==> flow/design.v <==
module u_change (	 
				sys_rst_l,
				sys_clk,
				rec_dataH,
				rec_readyH,
				shape,		 
				method,		 
				Xs,			 
				Ys,			 
				Xe,			 
				Ye,			 
				direct,		 
				max_speed,	 
				accelerate,	 
				change_readyH
				);
parameter	TOTAL_BYTES = 13;
parameter	LO 		= 1'b0,
          	HI		= 1'b1,		
 		  	X		= 1'bx;
input			sys_rst_l;	 
input			sys_clk;	 
input	[7:0]	rec_dataH;	 
input			rec_readyH;	 
output			shape;
output	[1:0]	method;
output	[15:0] 	Xs;
output	[15:0] 	Ys;
output	[15:0] 	Xe;
output	[15:0] 	Ye;
output			direct;
output 	[7:0] 	max_speed;
output 	[7:0] 	accelerate;
output			change_readyH;
reg				pre_rec_readyH;
reg				r_change_readyH;
reg 	[7:0] 	rec_byte[TOTAL_BYTES-1:0];
reg 	[4:0] 	count;
assign	shape = rec_byte[0][0];
assign	method = rec_byte[1][1:0];
assign	Xs = {rec_byte[3],rec_byte[2]};
assign	Ys = {rec_byte[5],rec_byte[4]};
assign	Xe = {rec_byte[7],rec_byte[6]};
assign	Ye = {rec_byte[9],rec_byte[8]};
assign	direct = rec_byte[10][0];
assign	max_speed = rec_byte[11];
assign	accelerate = rec_byte[12];
assign change_readyH = r_change_readyH;
always @(posedge sys_clk or negedge sys_rst_l)begin
	if(~sys_rst_l)begin
		count <= 0;
		r_change_readyH <= LO;
	end
	else begin
		if( (!pre_rec_readyH) && rec_readyH ) begin		
			if(count == (TOTAL_BYTES-1) )begin
				rec_byte[count] <= rec_dataH;			
				count <= 0;
				r_change_readyH <= HI;	
			end
			else begin
				rec_byte[count] <= rec_dataH;
				count <= count + 1;
				r_change_readyH <= LO;
			end
		end	
		pre_rec_readyH <= rec_readyH;
	end
end
endmodule
## From RTL to reports: u_change

Tool output for the design above, in the order of the flow.
Lines are those of the file above, counted from 1.
Operators: Yosys type, input widths -> output width; for muxes data width and select width s.
Library cell names are shortened.
The mark n/a stands for no value.

| set-up | value |
|---|---|
| design top | u_change |
| clock input | sys_clk |
| library | sky130hd |
| corner | tt_025C_1v80 |

## After elaboration

Counts by Yosys on the flattened word-level netlist (proc, flatten, opt, wreduce). Print and check cells are left out. Cells with the same type and inputs are merged into one.

| word-level totals | value |
|---|---|
| flip-flop bits (word level) | 91 |
| output and inout bits | 85 |

| operators by class | value |
|---|---|
| add/sub/neg operators | 1 |
| eq/ne operators | 13 |
| multiplexer cells | 2 |
| reduce/logical cells | 16 |

Operators by type and width:

| cell | number |
|---|---|
| $reduce_and 3->1 | 13 |
| $eq 4x4->1 const B | 5 |
| $eq 4x3->1 const B | 4 |
| $eq 4x2->1 const B | 2 |
| $add 5x1->5 const B | 1 |
| $eq 5x4->1 const B | 1 |
| $mux 5 | 1 |
| $eq 4x1->1 const B | 1 |
| $logic_not 4->1 | 1 |
| $logic_and 1x1->1 | 1 |
| $logic_not 1->1 | 1 |
| $mux 1 | 1 |

## Logic depth

Yosys ltp: most cells in a row. Word level: on the elaborated netlist, between registers, memories and ports. Mapped: between sequential cells and ports; inverters and the memories' decode and read muxes count.

| depth | value |
|---|---|
| depth after elaboration | 3 |
| ABC_AREA | 0 |
| gate-level depth with buffers | 5 |

## After synthesis

Source: synth_stat.txt of the flow (Yosys; design flattened, memories mapped). It holds for the ABC_AREA given above (unset counts as 0); a run with the other value may have another netlist.

| synthesis totals | value |
|---|---|
| standard cells after synthesis | 141 |
| mapped area | 3037.9 um^2 |
| mapped flip-flops | 91 |

Cells by type:

| cell | number | total area (um^2) |
|---|---|---|
| edfxtp_1 | 85 | 2.55E+03 |
| dfrtp_1 | 6 | 150.144 |
| ha_1 | 4 | 50.048 |
| and2_1 | 6 | 37.536 |
| buf_6 | 2 | 22.522 |
| nor2_1 | 6 | 22.522 |
| nor3_1 | 4 | 20.019 |
| nand2_1 | 5 | 18.768 |
| mux2_4 | 1 | 15.014 |
| nand3_1 | 3 | 15.014 |
| o21ai_0 | 3 | 15.014 |
| nand2b_4 | 1 | 13.763 |
| nand2b_1 | 2 | 12.512 |
| inv_1 | 3 | 11.261 |
| mux2_2 | 1 | 11.261 |
| a22o_2 | 1 | 10.01 |
| mux2i_1 | 1 | 10.01 |
| and2b_2 | 1 | 8.758 |

Not listed: further types 6, cells in them 6.

## Timing after synthesis

Source: OpenSTA report_checks on the synthesized netlist (no wires, ideal clock, input and output delay 20% of the period each), path of least setup slack; recovery checks are left aside. Register names are those of the netlist, which keeps one name where synthesis merged equal registers.

| timing post-synthesis | value |
|---|---|
| kind | in2reg |
| start | input port rec_readyH |
| end | register rec_byte[3][0] |
| period | 3.46 ns |
| input delay | 0.692 ns |
| library setup time | 0.395 ns |
| time at the first pin | 0.692 ns |
| data arrival time | 1.694 ns |
| required time | 3.065 ns |
| slack | 1.371 ns |
| delay of the path | 1.397 ns |
| stages on the path | 2 |
| synthesis period reached | 2.089 ns |

"delay of the path" is the arrival time less input delay plus setup time.
"stages on the path": output pins that drive a net of the path, with the launching flip-flop's if there is one; two outputs of one cell count as two.
"synthesis period reached" = period - worst setup slack (recovery checks aside). The figure is calculated, with input and output delays left at 20% of the set period.
The rows between start and end are the longest chain of elaborated cells between them; the timing report does not say that the signal goes this way. Where chains are equally long, one stands for them.
Each line given opens the expression or statement behind the cell; cells for indexed reads and writes are added by Yosys, which also makes memories of some case tables.

| on the way, post-synthesis | value |
|---|---|
| path through | nand3b_1 nor4_1 |
| length of the longest elaborated chain | 2 |
| elaborated cells between the ends (all ways) | 2 |
| RTL lines with such cells | 1 |
| those cells by class | reduce/logical: 2 |

RTL lines, path post-synthesis:

| what | RTL line | RTL |
|---|---|---|
| from (decl) | 24 | `input rec_readyH;` |
| $logic_and 1x1->1 | 55 | `if( (!pre_rec_readyH) && rec_readyH ) begin` |
| $reduce_and 3->1 | n/a |  |
| to (assign) | 57 | `rec_byte[count] <= rec_dataH;` |
| to (assign) | 62 | `rec_byte[count] <= rec_dataH;` |
| to (decl) | 37 | `reg [7:0] rec_byte[TOTAL_BYTES-1:0];` |

## Path in the finished layout

Path of least setup slack in the final report of record 1 (OpenROAD, finished layout, wires in). Where an end is a register, its clock arrival counts in the times.

| timing post-layout | value |
|---|---|
| kind | in2reg |
| start | input port rec_readyH |
| end | register rec_byte[2][2] |
| period | 2.5 ns |
| input delay | 0.50 ns |
| library setup time | 0.32 ns |
| time at the first pin | 0.50 ns |
| data arrival time | 1.94 ns |
| required time | 2.52 ns |
| slack | 0.58 ns |
| stages on the path | 4 |

The rows between start and end are the longest chain of elaborated cells between them; the timing report does not say that the signal goes this way. Where chains are equally long, one stands for them.

| on the way, post-layout | value |
|---|---|
| path through | clkdlybuf4s50_1 nand3b_1 nor3_1 and2_1 |
| length of the longest elaborated chain | 2 |
| elaborated cells between the ends (all ways) | 2 |
| RTL lines with such cells | 1 |
| those cells by class | reduce/logical: 2 |

RTL lines, path post-layout:

| what | RTL line | RTL |
|---|---|---|
| from (decl) | 24 | `input rec_readyH;` |
| $logic_and 1x1->1 | 55 | `if( (!pre_rec_readyH) && rec_readyH ) begin` |
| $reduce_and 3->1 | n/a |  |
| to (assign) | 57 | `rec_byte[count] <= rec_dataH;` |
| to (assign) | 62 | `rec_byte[count] <= rec_dataH;` |
| to (decl) | 37 | `reg [7:0] rec_byte[TOTAL_BYTES-1:0];` |

Subject: u_change on sky130hd, stored results

Hello all,

Below are 2 stored runs of the flow (Yosys, OpenROAD; platform sky130hd) on u_change, each with its settings and what was measured, unordered. Constraints: input delay and output delay 20% of the set period each, output load 0.01 pF.
"achieved period" means the clock period less the worst setup slack. The figure is calculated, with input and output delays left at 20% of the set period.
"time of the worst setup path": the worst setup path's part of the clock period (all of it between registers, 20% less for each end at a port) less its slack. A launch clock that arrives late makes it longer, a capture clock that arrives late makes it shorter.
"total design power" rests on the timing tool's default activity at the inputs, not on a simulated workload.

## Record 1

==> flow/run.sh <==
#!/bin/bash
# the make line also repeats the synthesis and layout settings of config.mk as NAME=value (left out here)
make -C /OpenROAD-flow-scripts/flow DESIGN_CONFIG=/design/flow/config.mk WORK_HOME=/design/flow/orfs CLKGATE_MAP_FILE= finish
==> flow/config.mk <==
export PLATFORM = sky130hd
export DESIGN_NAME = u_change
export DESIGN_NICKNAME = u_change
export VERILOG_FILES = /design/flow/design.v
export SDC_FILE = /design/flow/constraint.sdc
export NUM_CORES = 4
export LEC_CHECK = 0
export CAP_MARGIN = 20
export CORE_MARGIN = 2
export CORE_UTILIZATION = 40
export SLEW_MARGIN = 20
==> flow/constraint.sdc <==
create_clock -name core_clock -period 2.5 [get_ports {sys_clk}]
set_input_delay 0.5000 -clock core_clock [delete_from_list [all_inputs] [get_ports {sys_clk}]]
set_output_delay 0.5000 -clock core_clock [all_outputs]
set_load 0.01 [all_outputs]

| result of record 1 | value |
|---|---|
| achieved period | 1.923 ns |
| synthesized cell area | 3037.9 um^2 |
| total die area | 8308.3 um^2 |
| total negative setup slack | 0.000 ns |
| standard-cell area of the final layout | 4337.9 um^2 |
| worst slack on setup checks | 0.577 ns |
| post-layout utilization | 59.5 % |
| total design power | 2973 uW |
| time of the worst setup path | 1.42 ns |
| critical path kind | in2reg |

## Record 2

==> flow/run.sh <==
#!/bin/bash
# the make line also repeats the synthesis and layout settings of config.mk as NAME=value (left out here)
make -C /OpenROAD-flow-scripts/flow DESIGN_CONFIG=/design/flow/config.mk WORK_HOME=/design/flow/orfs CLKGATE_MAP_FILE= finish
==> flow/config.mk <==
export PLATFORM = sky130hd
export DESIGN_NAME = u_change
export DESIGN_NICKNAME = u_change
export VERILOG_FILES = /design/flow/design.v
export SDC_FILE = /design/flow/constraint.sdc
export NUM_CORES = 4
export LEC_CHECK = 0
export ABC_AREA = 1
export CAP_MARGIN = 25
export CELL_PAD_IN_SITES_GLOBAL_PLACEMENT = 1
export CORE_ASPECT_RATIO = 1.37
export CORE_MARGIN = 10
export CORE_UTILIZATION = 53
export CTS_CLUSTER_SIZE = 19
export GPL_ROUTABILITY_DRIVEN = 0
export MAX_ROUTING_LAYER = met4
export MIN_ROUTING_LAYER = met2
export PLACE_DENSITY_LB_ADDON = 0.15
export SLEW_MARGIN = 20
export TNS_END_PERCENT = 40
==> flow/constraint.sdc <==
create_clock -name core_clock -period 3.41 [get_ports {sys_clk}]
set_input_delay 0.6820 -clock core_clock [delete_from_list [all_inputs] [get_ports {sys_clk}]]
set_output_delay 0.6820 -clock core_clock [all_outputs]
set_load 0.01 [all_outputs]

| result of record 2 | value |
|---|---|
| total negative setup slack | 0.000 ns |
| post-layout utilization | 77.0 % |
| synthesized cell area | 3027.9 um^2 |
| total design power | 2263 uW |
| worst slack on setup checks | 1.216 ns |
| total die area | 9173.9 um^2 |
| achieved period | 2.194 ns |
| standard-cell area of the final layout | 4317.9 um^2 |
| time of the worst setup path | 1.51 ns |
| critical path kind | in2reg |

Thanks
