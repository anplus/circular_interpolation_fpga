==> flow/design.v <==
module u_rec (	 
				sys_rst_l,
				sys_clk,
				uart_dataH,
				rec_dataH,
				rec_readyH
				);
parameter	WORD_LEN = 8;
parameter	r_START 	= 3'b001,
			r_CENTER	= 3'b010,
         	r_WAIT  	= 3'b011,
			r_SAMPLE	= 3'b100,
			r_STOP  	= 3'b101;
parameter	LO 		= 1'b0,
          	HI		= 1'b1,		
 		  	X		= 1'bx;
input			sys_rst_l;	 
input			sys_clk;	 
input			uart_dataH;	 
output	[7:0]	rec_dataH;	 
output			rec_readyH;	 
reg		[2:0]	next_state, state;
reg				rec_datH, rec_datSyncH;
reg		[3:0]	bitCell_cntrH;
reg				cntr_resetH;
reg		[7:0]	par_dataH;
reg				shiftH;
reg		[3:0]	recd_bitCntrH;
reg				countH;
reg				rstCountH;
reg				rec_readyH;
reg				rec_readyInH;
wire	[7:0]	rec_dataH;
assign rec_dataH = par_dataH;
always @(posedge sys_clk or negedge sys_rst_l)
  if (~sys_rst_l) begin
     rec_datSyncH <= 1;
     rec_datH     <= 1;
  end else begin
     rec_datSyncH <= uart_dataH;
     rec_datH     <= rec_datSyncH;
  end
always @(posedge sys_clk or negedge sys_rst_l)
  if (~sys_rst_l) bitCell_cntrH <= 0;
  else if (cntr_resetH) bitCell_cntrH <= 0;
  else bitCell_cntrH <= bitCell_cntrH + 1;
always @(posedge sys_clk or negedge sys_rst_l)
  if (~sys_rst_l) par_dataH <= 0;
  else if(shiftH) begin
     par_dataH[6:0] <= par_dataH[7:1];
     par_dataH[7]   <= rec_datH;
  end
always @(posedge sys_clk or negedge sys_rst_l)
  if (~sys_rst_l) recd_bitCntrH <= 0;
  else if (countH) recd_bitCntrH <= recd_bitCntrH + 1;
  else if (rstCountH) recd_bitCntrH <= 0;
always @(posedge sys_clk or negedge sys_rst_l)
  if (~sys_rst_l) state <= r_START;
  else state <= next_state;
always @(state or rec_datH or bitCell_cntrH or recd_bitCntrH)
begin
  next_state  = state;
  cntr_resetH = HI;
  shiftH      = LO;
  countH      = LO;
  rstCountH   = LO;
  rec_readyInH= LO;
  case (state)
    r_START: begin
       if (~rec_datH ) next_state = r_CENTER;
       else begin 
         next_state = r_START;
         rstCountH  = HI; 
         rec_readyInH = HI; 
       end
    end
    r_CENTER: begin
       if (bitCell_cntrH == 4'h4) begin
         if (~rec_datH) next_state = r_WAIT;
         else next_state = r_START;
       end else begin
         next_state  = r_CENTER;
		 cntr_resetH = LO;           
       end
    end
	r_WAIT: begin
		if (bitCell_cntrH == 4'hE) begin
           if (recd_bitCntrH == WORD_LEN)
             next_state = r_STOP; 
           else begin
             next_state = r_SAMPLE;
           end
        end else begin
             next_state  = r_WAIT;
             cntr_resetH = LO; 
        end
    end
	r_SAMPLE: begin
		shiftH = HI;  
		countH = HI;  
		next_state = r_WAIT;
	end	
    r_STOP: begin
		next_state = r_START;
        rec_readyInH = HI;
    end
    default: begin
       next_state  = 3'bxxx;
       cntr_resetH = X;
	   shiftH      = X;
	   countH      = X;
       rstCountH   = X;
       rec_readyInH  = X;
    end
  endcase
end
always @(posedge sys_clk or negedge sys_rst_l)
  if (~sys_rst_l) rec_readyH <= 0;
  else rec_readyH <= rec_readyInH;
endmodule
### Tool chain data of u_rec

Tool output for the design above, in the order of the flow.
Lines are those of the file above, counted from 1.
Operators: Yosys type, input widths -> output width; for muxes data width and select width s.
Cell names lack the library's common part.
A cell with -- has no value.

* design top: u_rec
* clock input: sys_clk
* standard-cell library: sky130hd
* corner: tt_025C_1v80

### Word level

Yosys after proc, flatten, opt, wreduce and memory -nomap, before mapping. Memory bits, and registers merged into a memory's read port (data or address), are not among the register bits. Print and check cells are not counted. Equal cells are merged and count once.

* muxes and demuxes: 16
* reductions and logical operators: 5
* equal/unequal tests: 8
* $add $sub $neg: 2

Operators by type and width (number)
* $pmux 3 s5: 1
* $mux 4: 3
* $add 4x1->4 const B: 2
* $eq 4x4->1 const B: 2
* $reduce_or 4->1: 2
* $eq 3x2->1 const B: 2
* $eq 3x3->1 const B: 2
* $reduce_or 3->1: 2
* $pmux 1 s3: 2
* $mux 2: 3
* $eq 4x3->1 const B: 1
* $pmux 1 s2: 2
* $mux 1: 4
* $eq 3x1->1 const B: 1
* $mux 3: 1
* $reduce_bool 2->1: 1

* output and inout bits: 9
* register bits after elaboration: 22
* elaborated cells: 39
* input port bits: 3

### Logic depth

Yosys ltp: most cells in a row. Word level: on the elaborated netlist, between registers, memories and ports. Mapped: between sequential cells and ports; inverters and the memories' decode and read muxes count.

* depth in word-level cells: 5
* ABC_AREA: 0
* mapped depth: 5
* mapped depth without buffers: 5

### Mapped cells and area

Yosys stat after the flow's synthesis: flattened, memories mapped to cells. It holds for the ABC_AREA given above (unset counts as 0); a run with the other value may have another netlist.
The area totals of this step are shown rounded.

Cells by type
* dfrtp_1: number 21, area in all 525.504 um2
* mux2_2: number 8, area in all 90.086 um2
* dfstp_2: number 3, area in all 78.826 um2
* ha_1: number 5, area in all 62.56 um2
* inv_1: number 7, area in all 26.275 um2
* nor2_1: number 6, area in all 22.522 um2
* nor4_4: number 1, area in all 21.27 um2
* a22o_1: number 2, area in all 17.517 um2
* xnor2_1: number 2, area in all 17.517 um2
* mux2_4: number 1, area in all 15.014 um2
* nand3_1: number 3, area in all 15.014 um2
* nor2b_1: number 2, area in all 12.512 um2
* a2111o_1: number 1, area in all 11.261 um2
* a221o_2: number 1, area in all 11.261 um2
* buf_6: number 1, area in all 11.261 um2
* a21bo_2: number 1, area in all 10.01 um2
* a22o_2: number 1, area in all 10.01 um2
* and4b_1: number 1, area in all 10.01 um2

Not listed: further types 9, cells in them 12.

* flip-flops: 24
* cells in the netlist: 79
* buffer cells: 1
* chip area (Yosys): 0.00104 mm2
* area of sequential cells: 0.000604 mm2

### Timing after synthesis

Source: OpenSTA report_checks on the synthesized netlist (no wires, ideal clock, input and output delay 20% of the period each), path of least setup slack; recovery checks are left aside. Register names are those of the netlist, which keeps one name where synthesis merged equal registers.

* kind: reg2reg
* from: register rec_datH
* to: register recd_bitCntrH[0]
* path delay: 1.411 ns
* launch time at the first pin: 0.000 ns
* stages on the path: 4
* data arrival time: 1.286 ns
* setup time: 0.125 ns
* buffers on the path: 0
* data required time: 1.925 ns
* path slack: 0.638 ns
* period: 2.05 ns
* synthesis period reached: 1.412 ns

"path delay" = arrival - input delay + setup time.
"stages on the path": output pins that drive a net of the path, with the launching flip-flop's if there is one; two outputs of one cell count as two.
"synthesis period reached" is the clock period less the worst setup slack; recovery checks do not enter. This is arithmetic on one report: input and output delays are still those of the set period (20% each).
Between the ends stands the longest chain of elaborated cells between them, by number of cells; it is not shown to be the way that was timed. Of several equally long chains one is given.
Each line given opens the expression or statement behind the cell; cells for indexed reads and writes are added by Yosys, which also makes memories of some case tables.
A register here has more assigning lines than the two given.

* path through: dfstp_2 -> nand2b_1 -> a2111o_1 -> mux2_4
* length of the longest elaborated chain: 4
* elaborated cells between the ends (all ways): 5
* RTL lines with such cells: 4
* classes of those cells: mux: 4; reduce/logical: 1

Ends and longest elaborated chain, post-synthesis
* start: declaration: line 23 `reg rec_datH, rec_datSyncH;`
* start: assignment: line 38 `rec_datH     <= 1;`
* start: assignment: line 41 `rec_datH     <= rec_datSyncH;`
* $mux 1: line 70 `if (~rec_datH ) next_state = r_CENTER;`
* $pmux 1 s2: line 68 `case (state)`
* $mux 4: line 56 `else if (rstCountH) recd_bitCntrH <= 0;`
* $mux 4: line 55 `else if (countH) recd_bitCntrH <= recd_bitCntrH + 1;`
* end: assignment: line 54 `if (~sys_rst_l) recd_bitCntrH <= 0;`
* end: assignment: line 55
* end: declaration: line 28 `reg [3:0] recd_bitCntrH;`

### Worst path after layout

Path of least setup slack in the final report of job 1 (OpenROAD, finished layout, wires in). Where an end is a register, its clock arrival counts in the times.

* kind: reg2out
* from: register par_dataH[4]
* to: output port rec_dataH[4]
* path slack: 0.74 ns
* buffers on the path: 1
* data arrival time: 1.25 ns
* data required time: 1.98 ns
* launch time at the first pin: 0.31 ns
* stages on the path: 2
* period: 2.48 ns
* output delay: 0.50 ns

* path through: dfrtp_1 -> clkdlybuf4s50_1
* length of the longest elaborated chain: 0
* elaborated cells between the ends (all ways): 0
* RTL lines with such cells: 0

Ends and longest elaborated chain, post-layout
* start: declaration: line 26 `reg [7:0] par_dataH;`
* start: assignment: line 48 `if (~sys_rst_l) par_dataH <= 0;`
* start: assignment: line 50 `par_dataH[6:0] <= par_dataH[7:1];`
* end: declaration: line 20 `output [7:0] rec_dataH;`

--- measured runs ---
Below are 2 stored runs of the flow (Yosys, OpenROAD; platform sky130hd) on u_rec, each with its settings and what was measured, unordered. Constraints: input delay and output delay 20% of the set period each, output load 0.01 pF.
"period reached": clock period set for the run, less the worst setup slack. It is reckoned from that one timing run; input and output delays stay at 20% of the period that was set.
"critical path time" means the part of the period allowed to the worst setup path (the constraints hold back 20% at inputs and 20% at outputs) less its slack; where the path has registers, the arrival times of their clocks count too.
"total power of the final layout" is the tool's figure for a default switching activity; nothing was simulated.
Measured values are rounded.

### Job 1

Settings: `period_ns=2.48`, `CAP_MARGIN=20`, `CORE_MARGIN=2`, `CORE_UTILIZATION=40`, `SLEW_MARGIN=20`

- Area of the synthesized netlist: 0.00104 mm2
- Overall die area: 0.00302 mm2
- Standard-cell area after layout: 0.00122 mm2
- Utilization in the final report: 49.2 %
- Worst setup slack after layout: 0.738 ns
- Summed negative setup slack: 0.000 ns
- Total power of the final layout: 0.645 mW
- Period reached: 1.742 ns
- Critical path time: 1.25 ns
- Critical path kind: reg2out

### Job 2

Settings: `period_ns=1.41`, `CORE_UTILIZATION=35`, `SETUP_SLACK_MARGIN=0.18`, `PLACE_DENSITY_LB_ADDON=0.3`, `CORE_ASPECT_RATIO=0.57`, `CORE_MARGIN=9`, `TNS_END_PERCENT=95`, `GPL_TIMING_DRIVEN=1`, `GPL_ROUTABILITY_DRIVEN=1`, `SLEW_MARGIN=30`, `MIN_ROUTING_LAYER=met1`, `MAX_ROUTING_LAYER=met5`, `CAP_MARGIN=20`

- Area of the synthesized netlist: 0.00104 mm2
- Overall die area: 0.00533 mm2
- Standard-cell area after layout: 0.00147 mm2
- Utilization in the final report: 53.9 %
- Worst setup slack after layout: 0.013 ns
- Summed negative setup slack: 0.000 ns
- Total power of the final layout: 1.40 mW
- Period reached: 1.397 ns
- Critical path time: 1.40 ns
- Critical path kind: reg2reg
--- end ---
