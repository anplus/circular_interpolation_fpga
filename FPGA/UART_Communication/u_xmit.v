==> flow/design.v <==
module u_xmit(	sys_clk,
				sys_rst_l,
				uart_xmitH,			 
				xmitH,				 
				xmit_dataH,			 
				xmit_doneH			 
			);
parameter	WORD_LEN = 8;
parameter	x_IDLE		= 3'b000,
			x_START		= 3'b010,
			x_WAIT		= 3'b011,
			x_SHIFT		= 3'b100,
			x_STOP		= 3'b101;
parameter   x_STARTbit  = 2'b00,
			x_STOPbit   = 2'b01,
			x_ShiftReg  = 2'b10;
parameter	LO 		= 1'b0,
          	HI		= 1'b1,		
 		  	X		= 1'bx;
input			sys_clk;	 
input			sys_rst_l;	 
output			uart_xmitH;	 
input			xmitH;		 
input	[7:0]	xmit_dataH;	 
output			xmit_doneH;	 
reg		[2:0]	next_state, state;
reg				load_shiftRegH;
reg				shiftEnaH;
reg		[4:0]	bitCell_cntrH;
reg				countEnaH;
reg		[7:0]	xmit_ShiftRegH;
reg		[3:0]	bitCountH;
reg				rst_bitCountH;
reg				ena_bitCountH;
reg		[1:0]	xmitDataSelH;
reg				uart_xmitH;
reg				xmit_doneInH;
reg				xmit_doneH;
always @(xmit_ShiftRegH or xmitDataSelH)
  case (xmitDataSelH)
	x_STARTbit: uart_xmitH = LO;
	x_STOPbit:  uart_xmitH = HI;
	x_ShiftReg: uart_xmitH = xmit_ShiftRegH[0];
	default:    uart_xmitH = X;	
  endcase
always @(posedge sys_clk or negedge sys_rst_l)
  if (~sys_rst_l) bitCell_cntrH <= 0;
  else if (countEnaH) bitCell_cntrH <= bitCell_cntrH + 1;
  else bitCell_cntrH <= 0;
always @(posedge sys_clk or negedge sys_rst_l)
  if (~sys_rst_l) xmit_ShiftRegH <= 0;
  else 
	if (load_shiftRegH) xmit_ShiftRegH <= xmit_dataH;
	else if (shiftEnaH) begin
		xmit_ShiftRegH[6:0] <= xmit_ShiftRegH[7:1];
		xmit_ShiftRegH[7]   <= HI;
	end else xmit_ShiftRegH <= xmit_ShiftRegH;
always @(posedge sys_clk or negedge sys_rst_l)
  if (~sys_rst_l) bitCountH <= 0;
  else if (rst_bitCountH) bitCountH <= 0;
  else if (ena_bitCountH) bitCountH <= bitCountH + 1;
always @(posedge sys_clk or negedge sys_rst_l)
  if (~sys_rst_l) state <= x_IDLE;
  else state <= next_state;
always @(state or xmitH or bitCell_cntrH or bitCountH)
begin
	next_state 		= state;
	load_shiftRegH	= LO;
	countEnaH       = LO;
	shiftEnaH       = LO;
	rst_bitCountH   = LO;
	ena_bitCountH   = LO;
    xmitDataSelH    = x_STOPbit;
	xmit_doneInH	= LO;
	case (state)
		x_IDLE: begin
			if (xmitH) begin 
                next_state = x_START;
				load_shiftRegH = HI;
			end else begin
				next_state    = x_IDLE;
				rst_bitCountH = HI; 
                xmit_doneInH  = HI;
			end
		end
		x_START: begin
            xmitDataSelH    = x_STARTbit;
			if (bitCell_cntrH == 4'hF)
				next_state = x_WAIT;
			else begin 
				next_state = x_START;
				countEnaH  = HI;  
			end				
		end
		x_WAIT: begin
            xmitDataSelH    = x_ShiftReg;
			if (bitCell_cntrH == 4'hE) begin
				if (bitCountH == WORD_LEN)
					next_state = x_STOP;
				else begin
					next_state = x_SHIFT;
					ena_bitCountH = HI; 
				end
			end else begin
				next_state = x_WAIT;
				countEnaH  = HI;
			end		
		end
		x_SHIFT: begin
            xmitDataSelH    = x_ShiftReg;
			next_state = x_WAIT;
			shiftEnaH  = HI; 
		end
		x_STOP: begin
            xmitDataSelH    = x_STOPbit;
			if (bitCell_cntrH == 4'hF) begin
				next_state   = x_IDLE;
                xmit_doneInH = HI;
			end else begin
				next_state = x_STOP;
				countEnaH = HI; 
			end
		end
		default: begin
			next_state     = 3'bxxx;
			load_shiftRegH = X;
			countEnaH      = X;
            shiftEnaH      = X;
            rst_bitCountH  = X;
            ena_bitCountH  = X;
            xmitDataSelH   = 2'bxx;
            xmit_doneInH   = X;
		end
    endcase
end
always @(posedge sys_clk or negedge sys_rst_l)
  if (~sys_rst_l) xmit_doneH <= 0;
  else xmit_doneH <= xmit_doneInH;
endmodule
From RTL to reports: u_xmit:

The steps from the RTL of u_xmit to its reports follow in flow order.
Lines are those of the file above, counted from 1.
Cell names lack the library's common part.
A cell with - has no value.

* top: u_xmit
* clock: sys_clk
* standard-cell library: sky130hd
* library corner: tt_025C_1v80

After elaboration:

Source: Yosys, flattened and elaborated, memories not mapped. Widths are those after wreduce. Registers that Yosys merges into a memory's read port (data or address) are not register bits. Print and check cells do not count.

* bits in registers: 21
* input bits: 11
* cells after elaboration: 56
* output and inout bits: 2

* muxes and demuxes: 28
* add/sub/neg operators: 2
* equality and inequality tests: 9
* reduce/logical cells: 12

Operator list (number)
* case mux 3 bit (select 5 bit): 1
* 2-to-1 mux 7 bit: 2
* OR reduction 4 bit: 3
* 2-to-1 mux 1 bit: 11
* equality test 5 x 4 -> 1 bit with constant B: 2
* case mux 1 bit (select 3 bit): 3
* OR reduction 2 bit: 4
* 2-to-1 mux 4 bit: 2
* case mux 1 bit (select 2 bit): 4
* equality test 3 x 2 -> 1 bit with constant B: 2
* equality test 3 bit with constant B: 2
* case mux 2 bit (select 3 bit): 1
* 2-to-1 mux 3 bit: 2
* adder 5 x 1 -> 5 bit with constant B: 1
* 2-to-1 mux 5 bit: 1
* nonzero test 2 bit: 2
* adder 4 x 1 -> 4 bit with constant B: 1
* equality test 4 bit with constant B: 1
* zero test 3 bit: 1
* OR reduction 3 bit: 1
* equality test 2 x 1 -> 1 bit with constant B: 1
* equality test 2 bit with constant B: 1
* zero test 2 bit: 1
* 2-to-1 mux 2 bit: 1

Depth:

Yosys ltp: most cells in a row. Word level: on the elaborated netlist, between registers, memories and ports. Mapped: between sequential cells and ports; inverters and the memories' decode and read muxes count.

* depth in word-level cells: 6
* ABC_AREA: 0
* depth in mapped cells: 6
* depth with buffers taken out: 5

After synthesis:

The flow's flattened synthesis, as Yosys stat reports it; memories are mapped. The netlist is that of the ABC_AREA named above (0 if unset); the other value can give another one.
The area totals of this step are shown rounded.

* mapped flip-flops: 23
* area of sequential cells: 0.000577 mm²
* mapped area: 0.00122 mm²
* buffer cells: 4
* mapped cells: 109

Cell types
* dfrtp_1: number 22, total area 550.528 µm²
* mux2_2: number 14, total area 157.651 µm²
* ha_1: number 8, total area 100.096 µm²
* o21ai_0: number 8, total area 40.038 µm²
* nor2_1: number 10, total area 37.536 µm²
* inv_1: number 9, total area 33.782 µm²
* mux2i_1: number 3, total area 30.029 µm²
* dfstp_2: number 1, total area 26.275 µm²
* a21oi_1: number 3, total area 15.014 µm²
* nand2_1: number 4, total area 15.014 µm²
* nand4b_2: number 1, total area 15.014 µm²
* nor3b_1: number 2, total area 15.014 µm²
* nor4_1: number 2, total area 12.512 µm²
* nor4_2: number 1, total area 12.512 µm²
* a221o_2: number 1, total area 11.261 µm²
* buf_6: number 1, total area 11.261 µm²
* or4_4: number 1, total area 11.261 µm²
* nand3_1: number 2, total area 10.01 µm²

Other cell types: 15; their cells: 16.

Worst setup path after synthesis:

Path of least setup slack by OpenSTA after synthesis, without wires, with an ideal clock, recovery checks aside; 20% of the period is set as input and as output delay. Where synthesis merged equal registers, the netlist keeps one of their names.

* path kind: register to output
* start point: reg state
* end point: out uart_xmitH
* data arrival time: 1.149 ns
* data required time: 3.184 ns
* delay of the path: 1.149 ns
* path buffers: 0
* stages on the path: 4
* launch time at the first pin: 0.000 ns
* period: 3.98 ns
* slack: 2.035 ns
* external output delay: 0.796 ns
* synthesis period reached: 1.945 ns

"delay of the path" is the arrival time less input delay plus setup time.
At an output port there is no setup time.
"stages on the path" counts driving pins, that of a launching flip-flop among them; a cell with two outputs on the path counts twice.
"synthesis period reached" = period - worst setup slack (recovery checks aside). The figure is calculated, with input and output delays left at 20% of the set period.
An end named without its bit number is one bit of that signal or, where synthesis recoded a state register, one of its new flip-flops.

* cells stage by stage: dfrtp_1 > or2_2 > ha_1 > nor2_1

RTL lines, path after synthesis
* start: declaration: RTL line 26 `reg [2:0] next_state, state;`
* start: assignment: RTL line 63 `if (~sys_rst_l) state <= x_IDLE;`
* start: assignment: RTL line 64 `else state <= next_state;`
* end: declaration: RTL line 22 `output uart_xmitH;`

No chain of elaborated cells between the ends is given.

Worst path after layout:

From the final timing report of record 1: the path of least setup slack in the routed layout; clock arrival at registers is part of the times.

* path kind: register to output
* start point: reg state
* end point: out uart_xmitH
* external output delay: 0.54 ns
* data arrival time: 2.02 ns
* path buffers: 1
* period: 2.68 ns
* stages on the path: 5
* launch time at the first pin: 0.31 ns
* data required time: 2.14 ns
* slack: 0.12 ns

An end named without its bit number is one bit of that signal or, where synthesis recoded a state register, one of its new flip-flops.
Between the ends stands the longest chain of elaborated cells between them, by number of cells; it is not shown to be the way that was timed. Of several equally long chains one is given.
A line is the first line of the expression or statement that the cell stems from. Yosys adds cells for indexed reads and writes and turns some case tables into memories.

* cells stage by stage: dfrtp_1 > or2_2 > ha_1 > nor2_1 > clkdlybuf4s50_1
* cells in the longest elaborated chain: 5
* elaborated cells between the ends (all ways): 12
* source lines of those cells: 2
* classes of those cells: eq/ne: 6; mux: 2; reduce/logical: 4

RTL lines, path after layout
* start: declaration: RTL line 26 `reg [2:0] next_state, state;`
* start: assignment: RTL line 63 `if (~sys_rst_l) state <= x_IDLE;`
* start: assignment: RTL line 64 `else state <= next_state;`
* equality test 3 bit: RTL line 75 `case (state)`
* OR reduction 2 bit
* case mux 2 bit (select 3 bit): RTL line 75
* equality test 2 bit: RTL line 40 `case (xmitDataSelH)`
* case mux 1 bit (select 3 bit): RTL line 40
* end: declaration: RTL line 22 `output uart_xmitH;`

Wiki page: u_xmit / flow data

Flow measurements of u_xmit on sky130hd: 2 stored runs with different settings, listed in no order. Input and output delays are each 20% of the period that was set; the output load is 0.01 pF.
"reached clock period" is the run's clock period less its worst setup slack. It is reckoned from that one timing run; input and output delays stay at 20% of the period that was set.
"worst setup path time" is the time allowed to the run's worst setup path (the clock period less input and output delay, where it has them) less its slack. Clock arrival times count: a late capture clock shortens it, a late launch clock lengthens it.
"total power of the final layout" rests on the timing tool's default activity at the inputs, not on a simulated workload.
Measured values are rounded.

### Record 1

Settings: `period_ns=2.68`, `CORE_UTILIZATION=55`, `PLACE_DENSITY_LB_ADDON=0.2`, `CORE_MARGIN=6`, `TNS_END_PERCENT=75`, `GPL_ROUTABILITY_DRIVEN=0`, `CTS_CLUSTER_SIZE=82`, `CTS_CLUSTER_DIAMETER=171`, `SLEW_MARGIN=25`, `MAX_ROUTING_LAYER=met4`, `CAP_MARGIN=20`

- Reached clock period: 2.560 ns
- Chip area after synthesis (Yosys): 0.00122 mm²
- Final utilization: 68.7%
- Setup slack of the worst path: 0.120 ns
- Total power of the final layout: 1.26 mW
- Standard-cell area after layout: 0.00139 mm²
- Area inside the die boundary: 0.00348 mm²
- Worst setup path time: 2.02 ns
- Worst setup path kind: register to output
- Total negative slack: 0.000 ns
- Worst hold slack in the final report: 0.506 ns

### Record 2

Settings: `period_ns=2.66`, `CORE_UTILIZATION=59`, `SETUP_SLACK_MARGIN=0.65`, `PLACE_DENSITY_LB_ADDON=0.0`, `CORE_MARGIN=7`, `CELL_PAD_IN_SITES_GLOBAL_PLACEMENT=2`, `CELL_PAD_IN_SITES_DETAIL_PLACEMENT=1`, `ABC_AREA=0`, `GPL_TIMING_DRIVEN=1`, `GPL_ROUTABILITY_DRIVEN=1`, `CAP_MARGIN=10`, `SLEW_MARGIN=25`

Unfinished; error FLW-0024 in placement.
